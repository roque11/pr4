==> flow/design.v <==
`timescale 100 ns / 1 ns
module alu(clk, ar, a, b, mode, sign, signA, signB, f_out, a_out, b_out);
	input clk, ar;
	input signed [3:0] a, b;
	input [1:0] mode;
	output wire sign, signA, signB;
	output [7:0] f_out, a_out, b_out;
	reg signed [7:0] a_ext, b_ext, f;
	always @(negedge ar or posedge clk)
		if(~ar)
			begin 
			a_ext = 8'b0;
			b_ext = 8'b0;
			f = 16'b0;
			end
		else
			begin
			a_ext = a;
			b_ext = b;
			case (mode)
				2'b00: f = a_ext + b_ext;
				2'b01: f = a_ext - b_ext;
				default: f = a_ext * b_ext;
			endcase
	end
	wire signed [7:0] f_2comp, a_2comp, b_2comp;
	wire [7:0] f_out, a_out, b_out;
	assign sign = f[7];
	assign signA = a_ext[7];
	assign signB = b_ext[7];
	assign f_2comp = ~f + 1'b1;
	assign a_2comp = ~a_ext + 1'b1;
	assign b_2comp = ~b_ext + 1'b1;
	assign f_out = sign ? f_2comp : f;
	assign a_out = signA ? a_2comp : a_ext;
	assign b_out = signB ? b_2comp : b_ext;
endmodule
module bin2bcd(
	input [7:0]		binary,
	output reg [3:0] hundreds,
	output reg [3:0] tens,
	output reg [3:0] ones
	);
	integer i;
	always@(binary)
		begin
		hundreds = 4'd0;
		tens = 4'd0;
		ones = 4'd0;
		for (i=7; i >= 0; i=i-1)
		begin
			if(hundreds >= 5)
				hundreds = hundreds + 3;
			if(tens >= 5)
				tens = tens + 3;
			if(ones >= 5)
				ones = ones + 3;
			hundreds = hundreds << 1;
			hundreds[0] = tens[3];
			tens = tens << 1;
			tens[0] = ones[3];
			ones = ones << 1;
			ones[0] = binary[i];
		end
	end
endmodule
`timescale 1 ns / 1 ns
module pr4_main(clk, ar, a, b, select, vga, ansSign_out, aSign_out, bSign_out, tens_out, ones_out, a_out, b_out);
	input clk, ar, vga;
	input [1:0] select;
	input [3:0] a, b;
	output ansSign_out;
	output aSign_out;
	output bSign_out;
	output [6:0] tens_out, ones_out, a_out, b_out;
	wire [6:0] tens, ones, a1, b1;
	wire mode;
	wire [6:0] alu, intA, intB;
	alu calc(.clk(clk), .ar(ar), .a(a), .b(b), .mode(select), .sign(ansSign_out), .signA(aSign_out), .signB(bSign_out), .f_out(alu), .a_out(intA), .b_out(intB));
	bin2bcd dec(.binary(alu), .hundreds(), .tens(tens), .ones(ones));
	bin2bcd dec1(.binary(intA), .hundreds(), .tens(), .ones(a1));
	bin2bcd dec2(.binary(intB), .hundreds(), .tens(), .ones(b1));
	sev_seg_decoder ten(.x_in(tens), .segs(tens_out));
	sev_seg_decoder one(.x_in(ones), .segs(ones_out));
	sev_seg_decoder Tens(.x_in(a1), .segs(a_out));
	sev_seg_decoder Ones(.x_in(b1), .segs(b_out));
endmodule
module sev_seg_decoder(x_in, segs);
    input [3:0]   x_in;
	output [6:0] segs;
assign segs =
		(x_in == 4'h0) ? 7'b1000000 :
		(x_in == 4'h1) ? 7'b1111001 :
		(x_in == 4'h2) ? 7'b0100100 :
		(x_in == 4'h3) ? 7'b0110000 :
		(x_in == 4'h4) ? 7'b0011001 :
		(x_in == 4'h5) ? 7'b0010010 :
		(x_in == 4'h6) ? 7'b0000010 :  
		(x_in == 4'h7) ? 7'b1111000 :
		(x_in == 4'h8) ? 7'b0000000 :
		(x_in == 4'h9) ? 7'b0010000 :
		(x_in == 4'ha) ? 7'b0001000 :
		(x_in == 4'hb) ? 7'b0000011 :
		(x_in == 4'hc) ? 7'b1000110 :
		(x_in == 4'hd) ? 7'b0100001 :
		(x_in == 4'he) ? 7'b0000110 :
						7'b0001110 ;
endmodule
# Tool chain data of pr4_main
# The steps from the RTL of pr4_main to its reports follow in flow order.
# Line numbers count from 1 in the design file above.
# Cell names lack the library's common part.
# The mark - stands for no value.
# setup
top,pr4_main
clock_port,clk
lib,sky130hd
pvt_corner,tt_025C_1v80

# Elaborated design
# Counts by Yosys on the flattened word-level netlist (proc, flatten, opt, wreduce; memories kept). Register bits leave out memories and registers merged into their read ports (data or address); mux counts leave out enables and synchronous resets folded into registers. Print and check cells are left out. Cells with the same type and inputs are merged into one.
# bits
reg_bits,16
inputBits,13
output_inout_bits,31
wordCells,207
# op_classes
add_sub_neg,28
multipliers,1
cmp,23
n_eq,57
mux,87
logic,3
n_reduce_logical,5
# ops
cell,count
two-way mux 7 bit,59
equality test 4 bit (second input constant),28
greater-or-equal comparator 4 x 3 -> 1 bit (second input constant),19
equality test 4 x 3 -> 1 bit (second input constant),16
two-way mux 3 bit,18
adder 3 x 2 -> 3 bit (second input constant),14
two-way mux 4 bit,9
equality test 4 x 2 -> 1 bit (second input constant),8
multiplier 4 x 4 -> 8 bit,1
adder 7 x 1 -> 7 bit (second input constant),3
inverter 7 bit,3
adder 4 x 2 -> 4 bit (second input constant),5
equality test 4 x 1 -> 1 bit (second input constant),4
logical NOT 4 bit,4
parallel mux 8 bit (select 2 bit),1
adder 1 x 2 -> 3 bit (second input constant),3
greater-or-equal comparator 1 x 3 -> 1 bit (second input constant),3
adder 4 x 4 -> 5 bit,1
subtractor 4 x 4 -> 5 bit,1
adder 1 x 2 -> 3 bit (both inputs constant),1
greater-or-equal comparator 1 x 3 -> 1 bit (both inputs constant),1
equality test 2 x 1 -> 1 bit (second input constant),1
logical NOT 2 bit,1

# Depth
# Depth = most cells in a row (Yosys ltp): at word level without a register or memory, in the mapped netlist without a sequential cell, where the memories' decode and read muxes count.
# depth
ltp_word,31
abc_area,0
depth_mapped,34
ltp_nobuf,30

# After synthesis
# Yosys stat after the flow's synthesis: flattened, memories mapped to cells. It holds for the ABC_AREA given above (unset counts as 0); a run with the other value may have another netlist.
# Totals and module areas in this step are rounded.
# synth_totals
cell_count,463
mapped_area_mm2,0.003702
seq_area_mm2,0.0004004
ffs,16
n_buf,12
# by_type
cell_type,count,type_area_um2
ha_1,52,650.624
dfrtp_1,16,400.384
fa_1,11,220.211
xnor2_1,25,218.96
inv_1,56,210.202
o21ai_0,32,160.154
nand2_1,37,138.883
mux2i_1,12,120.115
nor2_1,31,116.362
a21oi_1,22,110.106
a21o_1,11,82.579
nor2b_1,10,62.56
nand2b_1,8,50.048
nor3_1,10,50.048
mux2_2,4,45.043
mux2i_4,2,45.043
nand3_1,8,40.038
a211oi_1,5,37.536
# Other cell types: 59; their cells: 111.
# By module: a second synthesis without flattening, with its own total; a netlist apart from the flattened one above.
# hier_totals
cells_unflattened,717
area_unflattened_mm2,0.005405
# Rows give one instance, submodules left out.
# modules
module,instances,cells,area_mm2,seq_area_mm2
bin2bcd,3,135,0.0009522,0
alu,1,175,0.001674,0.0004004
sev_seg_decoder,4,34,0.0002177,0
pr4_main,1,1,0.0000038,0

# Worst setup path after synthesis
# OpenSTA on the mapped netlist: ideal clock, no wires. The path of least setup slack (recovery checks aside). Input and output delay are each 20% of the period. Register names are those of the netlist, which keeps one name where synthesis merged equal registers.
# synth_timing
path_kind,register to output
start,reg calc.f[0]
end,out tens_out[3]
period_ns,8.49
output_delay_ns,1.698
t_first_pin_ns,0.000
arrival_ns,6.455
t_required_ns,6.792
setup_slack_ns,0.337
path_delay_ns,6.455
stages,34
path_buffers,5
period_less_setup_slack_ns,8.153
# "path_delay_ns" = arrival - input delay + setup time.
# A path that ends at an output port has no setup time.
# "stages" counts driving pins, that of a launching flip-flop among them; a cell with two outputs on the path counts twice.
# "period_less_setup_slack_ns" is the clock period less the worst setup slack; recovery checks do not enter. This is arithmetic on one report: input and output delays are still those of the set period (20% each).
# Between the ends stands the longest chain of elaborated cells between them, by number of cells; it is not shown to be the way that was timed. Of several equally long chains one is given.
# Each line given opens the expression or statement behind the cell; cells for indexed reads and writes are added by Yosys, which also makes memories of some case tables.
# A register here has more assigning lines than the two given.
# synth_between
path_cell_list,dfrtp_1 > buf_2 > clkbuf_1 > inv_1 > ha_1 > nor3b_1 > o21ai_0 > and2_0 > clkbuf_1 > inv_1 > ha_1 > and3b_1 > a311o_1 > o211a_1 > nor2_1 > ha_1 > nand2b_1 > o2111ai_1 > and3_1 > buf_6 > xnor2_1 > ha_1 > nand2b_1 > o21ai_0 > mux2i_4 > inv_1 > ha_1 > inv_1 > ha_1 > a21o_1 > mux2_2 > buf_2 > o21a_1 > a21oi_1
elab_chain_len,31
cells_between,63
lines_between,21
classes_between,add/sub (11); compare (10); eq/ne (14); mux (26); logic (1); reduce/logical (1)
# synth_rtl
element,line,source
"start, declared",8,"reg signed [7:0] a_ext, b_ext, f;"
"start, assigned",21,2'b00: f = a_ext + b_ext;
"start, assigned",22,2'b01: f = a_ext - b_ext;
inverter 7 bit,31,assign f_2comp = ~f + 1'b1;
adder 7 x 1 -> 7 bit,31,
two-way mux 7 bit,34,assign f_out = sign ? f_2comp : f;
adder 1 x 2 -> 3 bit,57,ones = ones + 3;
two-way mux 3 bit,56,if(ones >= 5)
greater-or-equal comparator 4 x 3 -> 1 bit,56,
two-way mux 4 bit,56,
[17 not listed],-,
two-way mux 7 bit,98,(x_in == 4'h6) ? 7'b0000010 :
two-way mux 7 bit,97,(x_in == 4'h5) ? 7'b0010010 :
two-way mux 7 bit,96,(x_in == 4'h4) ? 7'b0011001 :
two-way mux 7 bit,95,(x_in == 4'h3) ? 7'b0110000 :
two-way mux 7 bit,94,(x_in == 4'h2) ? 7'b0100100 :
two-way mux 7 bit,93,(x_in == 4'h1) ? 7'b1111001 :
two-way mux 7 bit,92,(x_in == 4'h0) ? 7'b1000000 :
"end, declared",75,"output [6:0] tens_out, ones_out, a_out, b_out;"

# Worst path after layout
# From the final timing report of record 1: the path of least setup slack in the routed layout; clock arrival at registers is part of the times.
# layout_timing
path_kind,register to output
start,reg calc.f[0]
end,out tens_out[5]
period_ns,5.19
output_delay_ns,1.04
t_first_pin_ns,0.24
arrival_ns,5.32
t_required_ns,4.15
setup_slack_ns,-1.16
stages,31
path_buffers,4
# Between the ends stands the longest chain of elaborated cells between them, by number of cells; it is not shown to be the way that was timed. Of several equally long chains one is given.
# A register here has more assigning lines than the two given.
# layout_between
path_cell_list,dfrtp_2 > inv_4 > ha_4 > nor3b_4 > or3_4 > and2_4 > inv_2 > ha_4 > and3b_1 > a311o_1 > o211a_1 > nor2_4 > ha_2 > nand2b_4 > o2111ai_4 > buf_4 > buf_4 > nand3_1 > mux2i_2 > mux2i_4 > inv_1 > ha_2 > inv_2 > ha_4 > a21o_4 > mux2_4 > buf_6 > o21a_1 > o21ai_1 > nand2_1 > buf_2
elab_chain_len,30
cells_between,61
lines_between,20
classes_between,add/sub (11); compare (10); eq/ne (13); mux (25); logic (1); reduce/logical (1)
# layout_rtl
element,line,source
"start, declared",8,"reg signed [7:0] a_ext, b_ext, f;"
"start, assigned",21,2'b00: f = a_ext + b_ext;
"start, assigned",22,2'b01: f = a_ext - b_ext;
inverter 7 bit,31,assign f_2comp = ~f + 1'b1;
adder 7 x 1 -> 7 bit,31,
two-way mux 7 bit,34,assign f_out = sign ? f_2comp : f;
adder 1 x 2 -> 3 bit,57,ones = ones + 3;
two-way mux 3 bit,56,if(ones >= 5)
greater-or-equal comparator 4 x 3 -> 1 bit,56,
two-way mux 4 bit,56,
[16 not listed],-,
two-way mux 7 bit,98,(x_in == 4'h6) ? 7'b0000010 :
two-way mux 7 bit,97,(x_in == 4'h5) ? 7'b0010010 :
two-way mux 7 bit,96,(x_in == 4'h4) ? 7'b0011001 :
two-way mux 7 bit,95,(x_in == 4'h3) ? 7'b0110000 :
two-way mux 7 bit,94,(x_in == 4'h2) ? 7'b0100100 :
two-way mux 7 bit,93,(x_in == 4'h1) ? 7'b1111001 :
two-way mux 7 bit,92,(x_in == 4'h0) ? 7'b1000000 :
"end, declared",75,"output [6:0] tens_out, ones_out, a_out, b_out;"

# 2 stored runs of pr4_main in the flow (synthesis by Yosys, layout by OpenROAD, sky130hd cells), in arbitrary order. Constraints: input delay and output delay 20% of the set period each, output load 0.01 pF.
# "timing.achieved_period_ns": clock period set for the run, less the worst setup slack. It is reckoned from that one timing run; input and output delays stay at 20% of the period that was set.
# "worst_path_ns": the worst setup path's part of the clock period (all of it between registers, 20% less for each end at a port) less its slack. A launch clock that arrives late makes it longer, a capture clock that arrives late makes it shorter.
# The results are shown rounded.
# Settings: - = not set for that run.
run name,period_ns,CORE_UTILIZATION,PLACE_DENSITY_LB_ADDON,CORE_ASPECT_RATIO,GPL_ROUTABILITY_DRIVEN,CTS_CLUSTER_SIZE,CTS_CLUSTER_DIAMETER,MAX_ROUTING_LAYER,CAP_MARGIN,CORE_MARGIN,SLEW_MARGIN,SETUP_SLACK_MARGIN,TNS_END_PERCENT,ABC_AREA,GPL_TIMING_DRIVEN,stdcell_area_mm2,setup_worst_slack_ns,yosys.chip_area_mm2,layout_utilization_frac,worst_path_ns,worst_path_kind,design.die.area_mm2,timing.achieved_period_ns,tns_setup_ns
record 1,5.19,34,0.27,0.86,0,66,360,met4,20,2,20,-,-,-,-,0.005709,-1.165,0.003702,0.537,5.32,register to output,0.01174,6.355,-14.80
record 2,10.0,34,0.21,-,-,42,144,met4,10,2,20,1.05,50,0,1,0.004452,1.441,0.003702,0.414,6.56,register to output,0.01174,8.559,0.000
